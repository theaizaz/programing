==> flow/design.v <==
module counter(
	input 			clk,
	input			increment,
	input			decrement,
	input			reset,
	output reg	[1:0]	count
);
wire			enable;
wire	[1:0]	mux_out;
assign enable = increment | decrement; 
assign  mux_out = increment ? count +1 : count -1 ;
always @(posedge clk)
begin
	count <= (reset ? 2'd3 : (enable ? mux_out : count));
end
endmodule
module fifo(
    input                 clk,
    input                 reset,
    input                 push,
    input                 pop,
    input       [31:0]    dataIn,
    output wire           fifo_full,
    output wire           fifo_empty,
    output reg  [31:0]    fifo_out
);
wire    [1:0]    sel;
reg     [31:0]   dataOut [3:0];
counter upcounter(
    .clk(clk),
    .increment(push),
    .decrement(pop),
    .reset(reset),
	.count(sel)
);
always @(*) 
begin
    case (sel)
        2'd0 : fifo_out =  dataOut[0];
        2'd1 : fifo_out =  dataOut[1];
        2'd2 : fifo_out =  dataOut[2];
        2'd3 : fifo_out =  dataOut[3];
         default:
             fifo_out =  fifo_out;  
    endcase
end
assign fifo_empty = (sel == 2'b00 ? 1'b1 : 0); 
assign fifo_full  = (sel == 2'b11 ? 1'b1 : 0);
always @(posedge clk)
begin
    dataOut[0]  <= (reset ? 0 : (push ? dataIn    : 0         ));
    dataOut[1]  <= (reset ? 0 : (push ? dataOut[0] : dataOut[1] ));  
    dataOut[2]  <= (reset ? 0 : (push ? dataOut[1] : dataOut[2] ));
    dataOut[3]  <= (reset ? 0 : (push ? dataOut[2] : dataOut[3] ));
end
endmodule
Reports on fifo
What the tools print for fifo, step after step. Lines are those of the file above, counted from 1. Cell names lack the library's common part. The mark -- stands for no value.

Design top: fifo. Clock: clk. Standard-cell library: sky130hd. Timing corner: tt_025C_1v80.

Elaborated design
Yosys after proc, flatten, opt, wreduce and memory -nomap, before mapping. Enables and synchronous resets that opt folds into registers are not counted as muxes. Print and check cells are not counted. Equal cells are merged and count once.

For add/subtract/negate cells the number is 2. Under eq/ne operators stands 3. The figure for muxes and demuxes is 4. Bitwise logic cells: 2. Reduce/logical cells: 2.

Operators by type and width (number): parallel mux 32 bit (select 4 bit) (1); == test 2 bit with constant B (2); adder 2 x 1 -> 2 bit with constant B (1); subtractor 2 x 1 -> 2 bit with constant B (1); == test 2 x 1 -> 1 bit with constant B (1); zero test 2 bit (1); OR reduction 2 bit (1); two-way mux 2 bit (1); two-way mux 1 bit (2); OR 1 bit (1); inverter 1 bit (1).

Bits in registers: 130. The figure for input port bits is 36. The entry for output and inout port bits reads 34. The entry for elaborated cells reads 18.

Depth
Yosys ltp: most cells in a row. Word level: on the elaborated netlist, between registers, memories and ports. Mapped: between sequential cells and ports; inverters and the memories' decode and read muxes count.

The figure for depth in word-level cells is 2. The figure for ABC_AREA is 0. For gate-level depth with buffers the number is 5. Mapped depth without buffers: 4.

Mapped cells and area
Source: synth_stat.txt of the flow (Yosys; design flattened, memories mapped). It holds for the ABC_AREA given above (unset counts as 0); a run with the other value may have another netlist.

Cell types: dfxtp_1 (number 130, total area 2.6E+03 µm²); mux2i_1 (number 128, total area 1.28E+03 µm²); nor2_1 (number 97, total area 364.099 µm²); a222oi_1 (number 32, total area 320.307 µm²); and2_1 (number 33, total area 206.448 µm²); inv_1 (number 34, total area 127.622 µm²); buf_2 (number 14, total area 70.067 µm²); buf_4 (number 9, total area 67.565 µm²); ha_1 (number 4, total area 50.048 µm²); clkbuf_1 (number 13, total area 48.797 µm²); buf_6 (number 2, total area 22.522 µm²); nor2b_2 (number 1, total area 8.758 µm²); a21o_1 (number 1, total area 7.507 µm²); o31ai_1 (number 1, total area 7.507 µm²); or3_1 (number 1, total area 6.256 µm²); a21oi_1 (number 1, total area 5.005 µm²); o21ai_0 (number 1, total area 5.005 µm²).

For cells in the netlist the number is 502. For synthesis area the number is 5201.2 µm². Under area of sequential cells stands 2602.5 µm². The figure for flip-flops is 130. Under buffer cells stands 38.

By module: a second synthesis without flattening, with its own total; a netlist apart from the flattened one above.

Cells (unflattened synthesis): 430. For area (unflattened synthesis) the number is 5172.5 µm².

Rows give one instance, submodules left out.

Modules: fifo (instances 1, cells 420, area 5081.1 µm², seq. area 2562.5 µm²); counter (instances 1, cells 10, area 91.3 µm², seq. area 40.0 µm²).

Worst setup path after synthesis
Path of least setup slack by OpenSTA after synthesis, without wires, with an ideal clock, recovery checks aside; 20% of the period is set as input and as output delay. Where synthesis merged equal registers, the netlist keeps one of their names.

Path type: register to output. From: register upcounter.count[0]. To: output port fifo_out[0]. The figure for period is 1870 ps. For output delay the number is 374 ps. The figure for launch time at the first pin is 0 ps. For arrival the number is 1400 ps. Under data required time stands 1496 ps. The figure for setup slack is 96 ps. The entry for path delay reads 1400 ps. Under stages stands 6. For path buffers the number is 2. Under synthesis period reached stands 1774 ps.

"path delay" = arrival - input delay + setup time. A path that ends at an output port has no setup time. "stages" counts driving pins, that of a launching flip-flop among them; a cell with two outputs on the path counts twice. "synthesis period reached" is the clock period less the worst setup slack; recovery checks do not enter. This is arithmetic on one report: input and output delays are still those of the set period (20% each). The rows between start and end are the longest chain of elaborated cells between them; the timing report does not say that the signal goes this way. Where chains are equally long, one stands for them. A line is the first line of the expression or statement that the cell stems from. Yosys adds cells for indexed reads and writes and turns some case tables into memories.

Cell sequence: dfxtp_1 inv_1 ha_1 clkbuf_1 buf_2 mux2i_1. Length of the longest elaborated chain: 2. The entry for elaborated cells between the ends (all ways) reads 5. Those cells by class: eq/ne: 3; mux: 1; reduce/logical: 1.

Ends and longest elaborated chain, after synthesis: start, declared (RTL line 6) `output reg [1:0] count`; start, assigned (RTL line 14) `count <= (reset ? 2'd3 : (enable ? mux_out : count));`; == test 2 bit (RTL line 38) `case (sel)`; parallel mux 32 bit (select 4 bit) (RTL line 38); end, declared (RTL line 25) `output reg  [31:0]    fifo_out`.

Nets of the timed path that keep an RTL name, with a line that drives or declares them; the list need not be complete.

Named nets, after synthesis: fifo_empty (RTL line 47) `assign fifo_empty = (sel == 2'b00 ? 1'b1 : 0);`.

Timing after layout
Path of least setup slack in the final report of run A (OpenROAD, finished layout, wires in). Where an end is a register, its clock arrival counts in the times. The path's times are printed in steps of 10 ps; the period is the one set.

Path type: register to output. From: register upcounter.count[1]. To: output port fifo_out[13]. The figure for period is 1540 ps. For output delay the number is 310 ps. The figure for launch time at the first pin is 440 ps. For arrival the number is 2220 ps. Under data required time stands 1230 ps. The figure for setup slack is -990 ps. Under stages stands 7. For path buffers the number is 3.

The rows between start and end are the longest chain of elaborated cells between them; the timing report does not say that the signal goes this way. Where chains are equally long, one stands for them.

Cell sequence: dfxtp_4 buf_6 ha_4 buf_8 a222oi_1 mux2i_4 buf_2. Length of the longest elaborated chain: 2. The entry for elaborated cells between the ends (all ways) reads 5. Those cells by class: eq/ne: 3; mux: 1; reduce/logical: 1.

Ends and longest elaborated chain, after layout: start, declared (RTL line 6) `output reg [1:0] count`; start, assigned (RTL line 14) `count <= (reset ? 2'd3 : (enable ? mux_out : count));`; == test 2 bit (RTL line 38) `case (sel)`; parallel mux 32 bit (select 4 bit) (RTL line 38); end, declared (RTL line 25) `output reg  [31:0]    fifo_out`.

--- measured runs ---
Below are 2 stored runs of the flow (Yosys, OpenROAD; platform sky130hd) on fifo, each with its settings and what was measured, unordered. Constraints: input delay and output delay 20% of the set period each, output load 0.01 pF. By "achieved period" is meant the clock period of the run minus its worst setup slack. This is arithmetic on one report: input and output delays are still those of the set period (20% each). "total power after layout": no workload was simulated; the value follows from the tool's default switching activity.

Run A has these settings: period_ns 1.54; CORE_UTILIZATION 30; PLACE_DENSITY 0.87; CELL_PAD_IN_SITES_GLOBAL_PLACEMENT 0; CELL_PAD_IN_SITES_DETAIL_PLACEMENT 2; GPL_TIMING_DRIVEN 0; CTS_CLUSTER_SIZE 18; CTS_CLUSTER_DIAMETER 132; CAP_MARGIN 20; CORE_MARGIN 2; SLEW_MARGIN 20. The area of the synthesized netlist stands at 5201.2 µm². The achieved period reads 2527 ps. The total negative slack on setup checks reads -26613 ps. The overall die area stands at 18406.3 µm². The utilization in the final report stands at 0.428. The lowest hold slack is 418 ps. The setup slack of the worst path is -987 ps. The total power after layout reads 8.491 mW.

Run B has these settings: period_ns 2.41; CAP_MARGIN 20; CORE_MARGIN 2; CORE_UTILIZATION 40; SLEW_MARGIN 20. The area of the synthesized netlist stands at 5201.2 µm². The achieved period reads 2433 ps. The total negative slack on setup checks reads -28 ps. The overall die area stands at 13931.1 µm². The utilization in the final report stands at 0.527. The lowest hold slack is 440 ps. The setup slack of the worst path is -23 ps. The total power after layout reads 5.445 mW.
--- end ---
